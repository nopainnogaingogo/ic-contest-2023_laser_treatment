==> flow/design.v <==
module LASER (
    input CLK,
    input RST,
    input  [3:0] X,
    input  [3:0] Y,
    output reg [3:0] C1X,
    output reg [3:0] C1Y,
    output reg [3:0] C2X,
    output reg [3:0] C2Y,
    output reg DONE
);
reg [2:0] current_state, next_state;
localparam READ     = 3'd0;
localparam FIND_C1  = 3'd1;
localparam FIND_C2  = 3'd2;
localparam CHECK    = 3'd3; 
localparam FINISH   = 3'd4;
reg last_find_state;
localparam FROM_C1 = 1'b0;
localparam FROM_C2 = 1'b1;
reg  [5:0] cnt_input;
wire cnt_done = (cnt_input == 6'd39);
reg [3:0] mem_x [0:39];
reg [3:0] mem_y [0:39];
wire [3:0] current_x = mem_x[cnt_input];
wire [3:0] current_y = mem_y[cnt_input];
reg [3:0] scan_x, scan_y;
wire scan_done_row = (scan_x == 4'd15);
wire scan_done_all = (scan_y == 4'd15 && scan_x == 4'd15);  
wire [7:0] coord = {scan_y, scan_x};
reg [3:0] abs_x, abs_y;
reg [8:0] dist_sq;
wire is_inside_scan;
reg [7:0] coordinate1;
reg [7:0] coordinate2;
reg [7:0] best_coord_temp;
wire [3:0] fixed_x = (current_state == FIND_C1) ? coordinate2[3:0] : coordinate1[3:0];
wire [3:0] fixed_y = (current_state == FIND_C1) ? coordinate2[7:4] : coordinate1[7:4];
reg [3:0] dist_x_fixed, dist_y_fixed;
reg [8:0] dist_sq_fixed;
wire is_in_fixed;
reg [5:0] union_sum;
wire [5:0] union_sum_next;
reg [5:0] best_union_sum;
reg [5:0] prev_best_union_sum;
reg change_update; 
always @(posedge CLK) begin
    if (RST)
        current_state <= READ;
    else
        current_state <= next_state;
end
always @(*) begin
    case (current_state)
        READ:    next_state = cnt_done ? FIND_C1 : READ;
        FIND_C1: begin
            if (scan_done_all && cnt_done)
                next_state = CHECK;
            else
                next_state = FIND_C1;
        end
        FIND_C2: begin
            if (scan_done_all && cnt_done)
                next_state = CHECK;
            else
                next_state = FIND_C2;
        end
        CHECK: begin
            if (change_update) begin
                if (last_find_state == FROM_C1)
                    next_state = FIND_C2;
                else
                    next_state = FIND_C1;
            end else
                next_state = FINISH;
        end
        FINISH:  next_state = READ;
        default: next_state = READ;
    endcase
end
always @(posedge CLK) begin
    if (RST) 
        change_update <= 0;
    else if ((current_state == FIND_C1 || current_state == FIND_C2) && 
             (scan_x == 0 && scan_y == 0 && cnt_input == 0)) begin
        change_update <= 0;
    end else if ((current_state == FIND_C1 || current_state == FIND_C2) && 
        cnt_done && (union_sum_next > prev_best_union_sum)) begin
        change_update <= 1;
    end
end
always @(posedge CLK) begin
    if (RST)
        last_find_state <= FROM_C1;
    else if (current_state == FIND_C1 && next_state == CHECK)
        last_find_state <= FROM_C1;
    else if (current_state == FIND_C2 && next_state == CHECK)
        last_find_state <= FROM_C2;
end
always @(posedge CLK) begin
    if (RST) begin
        for (int i=0; i<40; i=i+1) begin
            mem_x[i] <= 0;
            mem_y[i] <= 0;      
        end
    end else if (current_state == READ) begin
        mem_x[cnt_input] <= X;
        mem_y[cnt_input] <= Y;
    end
end
always @(posedge CLK) begin
    if (RST)
        cnt_input <= 0;
    else if (current_state == READ || current_state == FIND_C1 || current_state == FIND_C2) begin
        if (cnt_done)
            cnt_input <= 0;
        else
            cnt_input <= cnt_input + 1;
    end else
        cnt_input <= 0;
end
always @(posedge CLK) begin
    if (RST) begin
        scan_x <= 0;
        scan_y <= 0;
    end else if (current_state == FIND_C1 || current_state == FIND_C2) begin 
        if (scan_done_all && cnt_done) begin  
            scan_x <= 0;
            scan_y <= 0;
        end else if (scan_done_row && cnt_done) begin
            scan_x <= 0;
            scan_y <= scan_y + 1;
        end else if (cnt_done)
            scan_x <= scan_x + 1;
    end else if (current_state == CHECK) begin
        scan_x <= 0;
        scan_y <= 0;
    end
end
always @(*) begin
    abs_x = (current_x > scan_x) ? (current_x - scan_x) : (scan_x - current_x);
    abs_y = (current_y > scan_y) ? (current_y - scan_y) : (scan_y - current_y);
    dist_sq = abs_x * abs_x + abs_y * abs_y;
end
assign is_inside_scan = (dist_sq <= 9'd16);
always @(*) begin
    dist_x_fixed = (current_x > fixed_x) ? (current_x - fixed_x) : (fixed_x - current_x);
    dist_y_fixed = (current_y > fixed_y) ? (current_y - fixed_y) : (fixed_y - current_y);
    dist_sq_fixed = dist_x_fixed * dist_x_fixed + dist_y_fixed * dist_y_fixed;
end
assign is_in_fixed = (dist_sq_fixed <= 9'd16);
wire valid = (is_inside_scan || is_in_fixed);
assign union_sum_next = union_sum + valid;
always @(posedge CLK) begin
    if (RST)
        union_sum <= 0;
    else if (current_state == FIND_C1 || current_state == FIND_C2) begin
        if (cnt_done) 
            union_sum <= 0;
        else
            union_sum <= union_sum_next;   
    end else
        union_sum <= 0;
end
always @(posedge CLK) begin
    if (RST) begin
        best_union_sum <= 0;
        best_coord_temp <= 0;
    end else if (current_state == FIND_C1 || current_state == FIND_C2) begin
        if (scan_x == 0 && scan_y == 0 && cnt_input == 0) begin
            best_union_sum <= 0;
            best_coord_temp <= 0;
        end else if (cnt_done && (union_sum_next > best_union_sum)) begin
            best_union_sum <= union_sum_next;
            best_coord_temp <= coord;
        end
    end
end
always @(posedge CLK) begin
    if (RST) begin
        coordinate1 <= 8'h00; 
        coordinate2 <= 8'h00;
        prev_best_union_sum <= 0;
    end else if (current_state == CHECK) begin
        if (last_find_state == FROM_C1) begin
            if (best_coord_temp != coordinate1) begin
                coordinate1 <= best_coord_temp;
                prev_best_union_sum <= best_union_sum;
            end
        end else begin
            if (best_coord_temp != coordinate2) begin
                coordinate2 <= best_coord_temp;
                prev_best_union_sum <= best_union_sum;
            end
        end
    end
end
always @(posedge CLK) begin
    if (RST) begin
        C1X <= 0; C1Y <= 0;
        C2X <= 0; C2Y <= 0;
    end else if (current_state == FINISH) begin
        C1X <= coordinate1[3:0];
        C1Y <= coordinate1[7:4];
        C2X <= coordinate2[3:0];
        C2Y <= coordinate2[7:4];
    end
end
always @(posedge CLK) begin
    if (RST)
        DONE <= 0;
    else if (current_state == FINISH)
        DONE <= 1;
    else
        DONE <= 0;
end
endmodule
; Reports on LASER
; What the tools print for LASER, step after step.
; Line numbers count from 1 in the design file above.
; The mark n/a stands for no value.
[setup]
top_module = LASER
clock_port = CLK
lib = sky130hd
corner = tt_025C_1v80

; Word level
; Source: Yosys, flattened and elaborated, memories not mapped. Widths are those after wreduce. Print and check cells do not count.
; Yosys's memory passes give these memory sizes; they may raise the number of words (mostly to a power of two), join words into wider ones and drop unused or constant bits.
[bits]
ff_bits = 78
latch_bits = 0
ramBits = 512
mem_bits_ro = 0
n_memories = 2
in_bits = 10
wordCells = 132
[mem_list]
columns = name, words, width, line_no
row1 = mem_x, 64, 4, 23  ; reg [3:0] mem_x [0:39];
row2 = mem_y, 64, 4, 24  ; reg [3:0] mem_y [0:39];
[op_classes]
addsub = 14
n_mul = 4
n_div = 0
n_cmp = 8
equal = 13
shifts = 0
muxes = 39
bitwise = 3
reduce_and_logical = 32
[ops]
columns = operator, count
row1 = 4-bit by 4-bit multiplier with 8-bit output, 4
row2 = 4-bit 2-to-1 mux, 18
row3 = 6-bit 2-to-1 mux, 9
row4 = 4-bit subtractor, 8
row5 = 8-bit by 8-bit adder with 9-bit output, 2
row6 = 9-bit by 5-bit less-or-equal comparator with 1-bit output with constant B, 2
row7 = 4-bit > comparator, 4
row8 = 8-bit != test, 2
row9 = 8-bit 2-to-1 mux, 2
row10 = 6-bit > comparator, 2
row11 = 3-bit parallel mux with 4-bit select, 1
row12 = 1-bit logical AND, 11
row13 = 3-bit by 2-bit == test with 1-bit output with constant B, 3
row14 = 3-bit AND reduction, 3
row15 = 4-bit by 1-bit adder with 4-bit output with constant B, 2
row16 = 4-bit == test with constant B, 2
row17 = 4-bit logical NOT, 2
row18 = 2-bit AND reduction, 3
row19 = 2-bit nonzero test, 3
row20 = 3-bit OR reduction, 2
row21 = 6-bit by 1-bit adder with 6-bit output, 1
row22 = 6-bit by 1-bit adder with 6-bit output with constant B, 1
row23 = 6-bit == test with constant B, 1
row24 = 6-bit logical NOT, 1
row25 = 1-bit 2-to-1 mux, 6
row26 = 1-bit logical OR, 4
row27 = 2-bit OR reduction, 2
row28 = 4-bit != test with constant B, 1
; Other operator kinds: 8; their cells: 11.

; Longest topological paths
; Longest topological path by Yosys (ltp), each cell counted once; first at word level (registers and memories cut), then after technology mapping (sequential cells cut; the memories' decode and read muxes count).
[depth]
word_depth = 13
abc_area = 0
mapped_depth = 46
mapped_depth_nobuf = 41

; Netlist
; Source: synth_stat.txt of the flow (Yosys; design flattened, memories mapped). It holds for the ABC_AREA given above (unset counts as 0); a run with the other value may have another netlist.
[mapped]
stdcells = 2193
area_mm2 = 0.0285236
ff_cells = 592
buf_cells = 141
[types]
columns = type, count, type_area_um2
row1 = sky130_fd_sc_hd__edfxtp_1, 512, 1.54E+04
row2 = sky130_fd_sc_hd__and2_1, 327, 2.05E+03
row3 = sky130_fd_sc_hd__dfxtp_1, 80, 1.6E+03
row4 = sky130_fd_sc_hd__ha_1, 84, 1.05E+03
row5 = sky130_fd_sc_hd__mux2i_1, 103, 1.03E+03
row6 = sky130_fd_sc_hd__mux4_2, 41, 923.386
row7 = sky130_fd_sc_hd__nor2_1, 179, 671.894
row8 = sky130_fd_sc_hd__fa_1, 30, 600.576
row9 = sky130_fd_sc_hd__a221oi_1, 67, 586.813
row10 = sky130_fd_sc_hd__mux2_2, 39, 439.171
row11 = sky130_fd_sc_hd__o21ai_0, 77, 385.37
row12 = sky130_fd_sc_hd__inv_1, 86, 322.81
row13 = sky130_fd_sc_hd__clkbuf_1, 80, 300.288
row14 = sky130_fd_sc_hd__a21oi_1, 57, 285.274
row15 = sky130_fd_sc_hd__xor2_1, 29, 253.994
row16 = sky130_fd_sc_hd__nand2_1, 62, 232.723
row17 = sky130_fd_sc_hd__a22oi_1, 24, 180.173
row18 = sky130_fd_sc_hd__a22o_1, 20, 175.168
; Not listed: further types 56, cells in them 296.

; Worst setup path after synthesis
; OpenSTA on the mapped netlist: ideal clock, no wires. The path of least setup slack (recovery checks aside). Input and output delay are each 20% of the period. Register names are those of the netlist, which keeps one name where synthesis merged equal registers.
[synth_path]
kind = register to register
startpoint = register cnt_input[1]
endpoint = register (no name shown)
clock_period_ps = 12000
launch_ps = 0
t_arrival_ps = 9220
t_required_ps = 11941
setup_slack_ps = 2721
delay_ps = 9279
stages = 42
path_buffers = 4
synth_period_reached_ps = 9279
; "delay_ps" is the arrival time less input delay plus setup time.
; "stages" counts driving pins, that of a launching flip-flop among them; a cell with two outputs on the path counts twice.
; "synth_period_reached_ps" is the clock period less the worst setup slack; recovery checks do not enter. This is arithmetic on one report: input and output delays are still those of the set period (20% each).
; A register here has more assigning lines than the two given.
[synth_between]
path_cell_list = sky130_fd_sc_hd__dfxtp_1 sky130_fd_sc_hd__buf_4 sky130_fd_sc_hd__buf_4 sky130_fd_sc_hd__buf_2 sky130_fd_sc_hd__clkbuf_1 sky130_fd_sc_hd__mux4_2 sky130_fd_sc_hd__a32oi_1 sky130_fd_sc_hd__nand2_1 sky130_fd_sc_hd__a211oi_1 sky130_fd_sc_hd__o211ai_1 sky130_fd_sc_hd__ha_1 sky130_fd_sc_hd__a21o_1 sky130_fd_sc_hd__a21oi_1 sky130_fd_sc_hd__a41oi_1 sky130_fd_sc_hd__mux2i_1 sky130_fd_sc_hd__xnor2_1 sky130_fd_sc_hd__or2_2 sky130_fd_sc_hd__fa_1 [6 not listed] sky130_fd_sc_hd__fa_1 sky130_fd_sc_hd__nand2b_1 sky130_fd_sc_hd__nand2b_1 sky130_fd_sc_hd__a21oi_1 sky130_fd_sc_hd__xor2_1 sky130_fd_sc_hd__o2111ai_1 sky130_fd_sc_hd__o41ai_1 sky130_fd_sc_hd__ha_1 sky130_fd_sc_hd__and3_1 sky130_fd_sc_hd__nand3_1 sky130_fd_sc_hd__xor2_1 sky130_fd_sc_hd__inv_1 sky130_fd_sc_hd__ha_1 sky130_fd_sc_hd__and4_1 sky130_fd_sc_hd__a221oi_1 sky130_fd_sc_hd__a311oi_4 sky130_fd_sc_hd__nor3_2 sky130_fd_sc_hd__a22o_1
cone_cells = 8
[synth_rtl]
columns = element, line_no
row1 = "start, declared", 21  ; reg  [5:0] cnt_input;
row2 = "start, assigned", 113  ; cnt_input <= 0;
row3 = "start, assigned", 118  ; cnt_input <= cnt_input + 1;
row4 = "end, assigned", 167
row5 = "end, assigned", 174
row6 = "end, declared", 44
; No chain of elaborated cells between the ends is given.
; Nets of the timed path that keep an RTL name, with a line that drives or declares them; the list need not be complete.
[synth_nets]
columns = net, line_no
row1 = union_sum_next[5], 153  ; assign union_sum_next = union_sum + valid;

; Path in the finished layout
; Path of least setup slack in the final report of flow run A (OpenROAD, finished layout, wires in). Where an end is a register, its clock arrival counts in the times.
; The report prints the path's times to 10 ps; the period is as set.
[layout_path]
kind = register to register
startpoint = register cnt_input[1]
endpoint = register (no name shown)
clock_period_ps = 14900
launch_ps = 610
t_arrival_ps = 11810
t_required_ps = 15410
setup_slack_ps = 3600
stages = 39
path_buffers = 2
; A register here has more assigning lines than the two given.
[layout_between]
path_cell_list = sky130_fd_sc_hd__dfxtp_4 sky130_fd_sc_hd__buf_4 sky130_fd_sc_hd__nor2b_1 sky130_fd_sc_hd__buf_4 sky130_fd_sc_hd__a221o_1 sky130_fd_sc_hd__a22oi_1 sky130_fd_sc_hd__nor2_1 sky130_fd_sc_hd__a211oi_1 sky130_fd_sc_hd__o211ai_1 sky130_fd_sc_hd__ha_1 sky130_fd_sc_hd__a21o_1 sky130_fd_sc_hd__a21oi_1 sky130_fd_sc_hd__a41oi_1 sky130_fd_sc_hd__mux2i_1 sky130_fd_sc_hd__xor2_1 sky130_fd_sc_hd__or2_2 sky130_fd_sc_hd__fa_1 sky130_fd_sc_hd__fa_1 [3 not listed] sky130_fd_sc_hd__ha_1 sky130_fd_sc_hd__a21o_1 sky130_fd_sc_hd__a21oi_1 sky130_fd_sc_hd__o21bai_1 sky130_fd_sc_hd__a21oi_1 sky130_fd_sc_hd__xnor2_1 sky130_fd_sc_hd__o41ai_2 sky130_fd_sc_hd__ha_1 sky130_fd_sc_hd__ha_1 sky130_fd_sc_hd__nand3_1 sky130_fd_sc_hd__xor2_1 sky130_fd_sc_hd__inv_1 sky130_fd_sc_hd__ha_1 sky130_fd_sc_hd__and4_1 sky130_fd_sc_hd__a221oi_1 sky130_fd_sc_hd__a311oi_4 sky130_fd_sc_hd__nor2_2 sky130_fd_sc_hd__a32o_1
cone_cells = 8
[layout_rtl]
columns = element, line_no
row1 = "start, declared", 21  ; reg  [5:0] cnt_input;
row2 = "start, assigned", 113  ; cnt_input <= 0;
row3 = "start, assigned", 118  ; cnt_input <= cnt_input + 1;
row4 = "end, assigned", 167
row5 = "end, assigned", 174
row6 = "end, declared", 44
; No chain of elaborated cells between the ends is given.
; Nets of the timed path that keep an RTL name, with a line that drives or declares them; the list need not be complete.
[layout_nets]
columns = net, line_no
row1 = union_sum_next[4], 153  ; assign union_sum_next = union_sum + valid;

; 2 stored runs of LASER in the flow (synthesis by Yosys, layout by OpenROAD, sky130hd cells), in arbitrary order. Constraints: input delay and output delay 20% of the set period each, output load 0.01 pF.
; By "achieved_clock_period_ps" is meant the clock period of the run minus its worst setup slack. This is arithmetic on one report: input and output delays are still those of the set period (20% each).
; "worst_path_ps" means the part of the period allowed to the worst setup path (the constraints hold back 20% at inputs and 20% at outputs) less its slack; where the path has registers, the arrival times of their clocks count too.
; By "power_mw" is meant OpenSTA's value without simulated activity: inputs other than the clock are taken to toggle once in ten clock periods, and the tool carries that through the logic.
; "worst_path_ps" is known to 10 ps.

[flow run A: settings]
period_ns = 14.9
CORE_UTILIZATION = 42
SETUP_SLACK_MARGIN = 3.11
PLACE_DENSITY = 0.6
GPL_ROUTABILITY_DRIVEN = 1
SLEW_MARGIN = 35
MIN_ROUTING_LAYER = met2
MAX_ROUTING_LAYER = met5
CAP_MARGIN = 20
CORE_MARGIN = 2
[flow run A: results]
setup_tns_ps = 0
power_mw = 4.813
worst_path_ps = 11300
critical_path_type = register to register
fin_hold_ws_ps = 453
layout_stdcell_area_mm2 = 0.0319844
setup_ws_ps = 3599
final_util_frac = 0.476
achieved_clock_period_ps = 11301
design.die.area_mm2 = 0.0700132
ys_area_mm2 = 0.0285236

[flow run B: settings]
period_ns = 12.1
CORE_UTILIZATION = 71
PLACE_DENSITY_LB_ADDON = 0.17
CORE_MARGIN = 7
CELL_PAD_IN_SITES_GLOBAL_PLACEMENT = 2
GPL_TIMING_DRIVEN = 0
CTS_CLUSTER_SIZE = 96
SLEW_MARGIN = 10
MIN_ROUTING_LAYER = met2
CAP_MARGIN = 20
[flow run B: results]
outcome = stopped before the end: placement reported FLW-0024
